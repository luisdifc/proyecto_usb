==> flow/design.v <==
module timer (CLK, nanos, micros, milis, segs, reset);
output reg [9:0] nanos;
output reg [9:0] micros;
output reg [9:0] milis;
output reg [9:0] segs; 
input wire CLK;
input wire reset;
always @(posedge CLK) begin
	if (reset) begin
		nanos <= 0;
		micros <= 0;
		milis <= 0;
		segs <= 0;
	end else begin
		if (nanos < 999) begin
			nanos <= nanos + 1;
		end else begin
			if (micros < 999) begin
				nanos <= 0;
				micros <= micros + 1;
			end else begin
				if (milis < 999) begin 
					micros <= 0;
					milis <= + 1;
				end else begin
					milis <= 0;
					segs <= segs + 1;
				end
			end
		end
	end
end  
endmodule
## From RTL to reports: timer

Tool output for the design above, in the order of the flow.
Line numbers count from 1 in the design file above.
Operators carry their Yosys type and port widths (W data, S select, Z words).
Not given: --

| inputs | value |
|---|---|
| design top | timer |
| clock port | CLK |
| standard-cell library | sky130hd |
| corner | tt_025C_1v80 |

## Word-level counts

Source: Yosys, flattened and elaborated, memories not mapped. Widths are those after wreduce. Registers that Yosys merges into a memory's read port (data or address) are not register bits. Print and check cells do not count. Equal cells are merged and count once.

| word-level totals | value |
|---|---|
| bits in registers | 40 |
| bits of input ports | 2 |
| word-level cells | 23 |

| cells by class | value |
|---|---|
| add/subtract/negate cells | 3 |
| $lt $le $gt $ge | 3 |
| multiplexer cells | 5 |
| bitwise operators | 3 |
| reduce/logical cells | 5 |

Operators by type and width:

| kind | number |
|---|---|
| $mux W10 | 4 |
| $add A10 B1 Y10 const B | 3 |
| $lt A10 B10 Y1 const B | 3 |
| $reduce_and A2 Y1 | 2 |
| $reduce_bool A2 Y1 | 2 |
| $not A1 Y1 | 3 |
| $reduce_and A3 Y1 | 1 |
| $mux W1 | 1 |

## Longest topological paths

Longest topological path by Yosys (ltp), each cell counted once; first at word level (registers and memories cut), then after technology mapping (sequential cells cut; the memories' decode and read muxes count).

| depth | value |
|---|---|
| depth in word-level cells | 3 |
| ABC_AREA | 0 |
| mapped depth | 6 |
| mapped depth without buffers | 5 |

## After synthesis

Source: synth_stat.txt of the flow (Yosys; design flattened, memories mapped). It holds for the ABC_AREA given above (unset counts as 0); a run with the other value may have another netlist.

| mapped netlist | value |
|---|---|
| standard cells after synthesis | 128 |
| chip area (Yosys) | 1164.9 um^2 |
| flip-flop cells | 21 |

Cells by type:

| cell | number | area in all (um^2) |
|---|---|---|
| sky130_fd_sc_hd__dfxtp_1 | 21 | 420.403 |
| sky130_fd_sc_hd__buf_4 | 19 | 142.637 |
| sky130_fd_sc_hd__xnor2_1 | 8 | 70.067 |
| sky130_fd_sc_hd__nand3_1 | 10 | 50.048 |
| sky130_fd_sc_hd__nor2_1 | 10 | 37.536 |
| sky130_fd_sc_hd__a21oi_1 | 7 | 35.034 |
| sky130_fd_sc_hd__and3_1 | 4 | 25.024 |
| sky130_fd_sc_hd__ha_1 | 2 | 25.024 |
| sky130_fd_sc_hd__a211oi_4 | 1 | 20.019 |
| sky130_fd_sc_hd__mux2i_1 | 2 | 20.019 |
| sky130_fd_sc_hd__a31oi_1 | 3 | 18.768 |
| sky130_fd_sc_hd__nand4_1 | 3 | 18.768 |
| sky130_fd_sc_hd__nor4_1 | 3 | 18.768 |
| sky130_fd_sc_hd__a311oi_1 | 2 | 17.517 |
| sky130_fd_sc_hd__and4_1 | 2 | 17.517 |
| sky130_fd_sc_hd__nand3_4 | 1 | 17.517 |
| sky130_fd_sc_hd__nor4b_1 | 2 | 17.517 |
| sky130_fd_sc_hd__o2111ai_1 | 2 | 17.517 |

Other cell types: 18; their cells: 26.

## Worst setup path after synthesis

Path of least setup slack by OpenSTA after synthesis, without wires, with an ideal clock, recovery checks aside; 20% of the period is set as input and as output delay. Where synthesis merged equal registers, the netlist keeps one of their names.

| timing path post-synthesis | value |
|---|---|
| kind | register to register |
| start | register nanos[0] |
| end | register nanos[3] |
| clock period | 2470 ps |
| time at the first pin | 0 ps |
| arrival | 1653 ps |
| required time | 2379 ps |
| path slack | 726 ps |
| path delay | 1744 ps |
| stages | 7 |
| path buffers | 1 |
| synthesis period reached | 1744 ps |

"path delay" is the arrival time less input delay plus setup time.
"stages" counts driving pins, that of a launching flip-flop among them; a cell with two outputs on the path counts twice.
"synthesis period reached" is the clock period less the worst setup slack; recovery checks do not enter. This is arithmetic on one report: input and output delays are still those of the set period (20% each).
The rows between start and end are the longest chain of elaborated cells between them; the timing report does not say that the signal goes this way. Where chains are equally long, one stands for them.
A line is the first line of the expression or statement that the cell stems from. Yosys adds cells for indexed reads and writes and turns some case tables into memories.
A register here has more assigning lines than the two given.

| between the ends, post-synthesis | value |
|---|---|
| path through | sky130_fd_sc_hd__dfxtp_1 > sky130_fd_sc_hd__ha_1 > sky130_fd_sc_hd__a211oi_4 > sky130_fd_sc_hd__or3_4 > sky130_fd_sc_hd__buf_2 > sky130_fd_sc_hd__a21oi_1 > sky130_fd_sc_hd__a311oi_1 |
| cells in the longest elaborated chain | 2 |
| elaborated cells on any way between the ends | 4 |
| RTL lines with such cells | 2 |

Ends and longest elaborated chain, post-synthesis:

| element | line | text |
|---|---|---|
| start, declared | 2 | `output reg [9:0] nanos;` |
| start, assigned | 10 | `nanos <= 0;` |
| start, assigned | 16 | `nanos <= nanos + 1;` |
| $add A10 B1 Y10 | 16 |  |
| $mux W10 | 15 | `if (nanos < 999) begin` |
| end, assigned | 16 |  |
| end, assigned | 19 | `nanos <= 0;` |
| end, declared | 2 |  |

## Worst path after layout

Path of least setup slack in the final report of flow run A (OpenROAD, finished layout, wires in). Where an end is a register, its clock arrival counts in the times.
The path's times are printed in steps of 10 ps; the period is the one set.

| timing path post-layout | value |
|---|---|
| kind | register to register |
| start | register nanos[0] |
| end | register nanos[9] |
| clock period | 2260 ps |
| time at the first pin | 270 ps |
| arrival | 2140 ps |
| required time | 2390 ps |
| path slack | 250 ps |
| stages | 6 |
| path buffers | 0 |

The rows between start and end are the longest chain of elaborated cells between them; the timing report does not say that the signal goes this way. Where chains are equally long, one stands for them.
A register here has more assigning lines than the two given.

| between the ends, post-layout | value |
|---|---|
| path through | sky130_fd_sc_hd__dfxtp_1 > sky130_fd_sc_hd__ha_1 > sky130_fd_sc_hd__a211oi_4 > sky130_fd_sc_hd__or3_4 > sky130_fd_sc_hd__o21ai_1 > sky130_fd_sc_hd__mux2i_1 |
| cells in the longest elaborated chain | 2 |
| elaborated cells on any way between the ends | 4 |
| RTL lines with such cells | 2 |

Ends and longest elaborated chain, post-layout:

| element | line | text |
|---|---|---|
| start, declared | 2 | `output reg [9:0] nanos;` |
| start, assigned | 10 | `nanos <= 0;` |
| start, assigned | 16 | `nanos <= nanos + 1;` |
| $add A10 B1 Y10 | 16 |  |
| $mux W10 | 15 | `if (nanos < 999) begin` |
| end, assigned | 16 |  |
| end, assigned | 19 | `nanos <= 0;` |
| end, declared | 2 |  |

Record of 2 stored runs of the RTL-to-layout flow on timer, platform sky130hd. The runs are unordered. Constraints: input delay and output delay 20% of the set period each, output load 0.01 pF.
By "period achieved" is meant the clock period of the run minus its worst setup slack. This is arithmetic on one report: input and output delays are still those of the set period (20% each).
"allowed time less slack (worst setup path)" means the part of the period allowed to the worst setup path (the constraints hold back 20% at inputs and 20% at outputs) less its slack; where the path has registers, the arrival times of their clocks count too.
"total power of the final layout" is the tool's figure for a default switching activity; nothing was simulated.
"allowed time less slack (worst setup path)" is known to 10 ps.

#### Flow run A

| setting | value |
|---|---|
| period_ns | `2.26` |
| CORE_UTILIZATION | `48` |
| PLACE_DENSITY | `0.59` |
| CORE_ASPECT_RATIO | `1.75` |
| CORE_MARGIN | `9` |
| GPL_ROUTABILITY_DRIVEN | `1` |
| CTS_CLUSTER_SIZE | `90` |
| CTS_CLUSTER_DIAMETER | `155` |
| CAP_MARGIN | `35` |
| MAX_ROUTING_LAYER | `met4` |
| SLEW_MARGIN | `20` |

| result | value |
|---|---|
| setup slack of the worst path | 246 ps |
| sum of negative setup slack | 0 ps |
| final design utilization | 0.599 |
| lowest hold slack | 468 ps |
| period achieved | 2014 ps |
| total power of the final layout | 695.6 µW |
| standard-cell area after layout | 1378.8 um^2 |
| overall die area | 4594.3 um^2 |
| allowed time less slack (worst setup path) | 2010 ps |
| worst setup path type | register to register |
| chip area in the Yosys report | 1164.9 um^2 |

#### Flow run B

| setting | value |
|---|---|
| period_ns | `2.1` |
| CORE_UTILIZATION | `46` |
| CAP_MARGIN | `20` |
| CORE_MARGIN | `2` |
| SLEW_MARGIN | `20` |

| result | value |
|---|---|
| setup slack of the worst path | 237 ps |
| sum of negative setup slack | 0 ps |
| final design utilization | 0.573 |
| lowest hold slack | 496 ps |
| period achieved | 1863 ps |
| total power of the final layout | 664.6 µW |
| standard-cell area after layout | 1392.6 um^2 |
| overall die area | 2950.7 um^2 |
| allowed time less slack (worst setup path) | 1860 ps |
| worst setup path type | register to register |
| chip area in the Yosys report | 1164.9 um^2 |
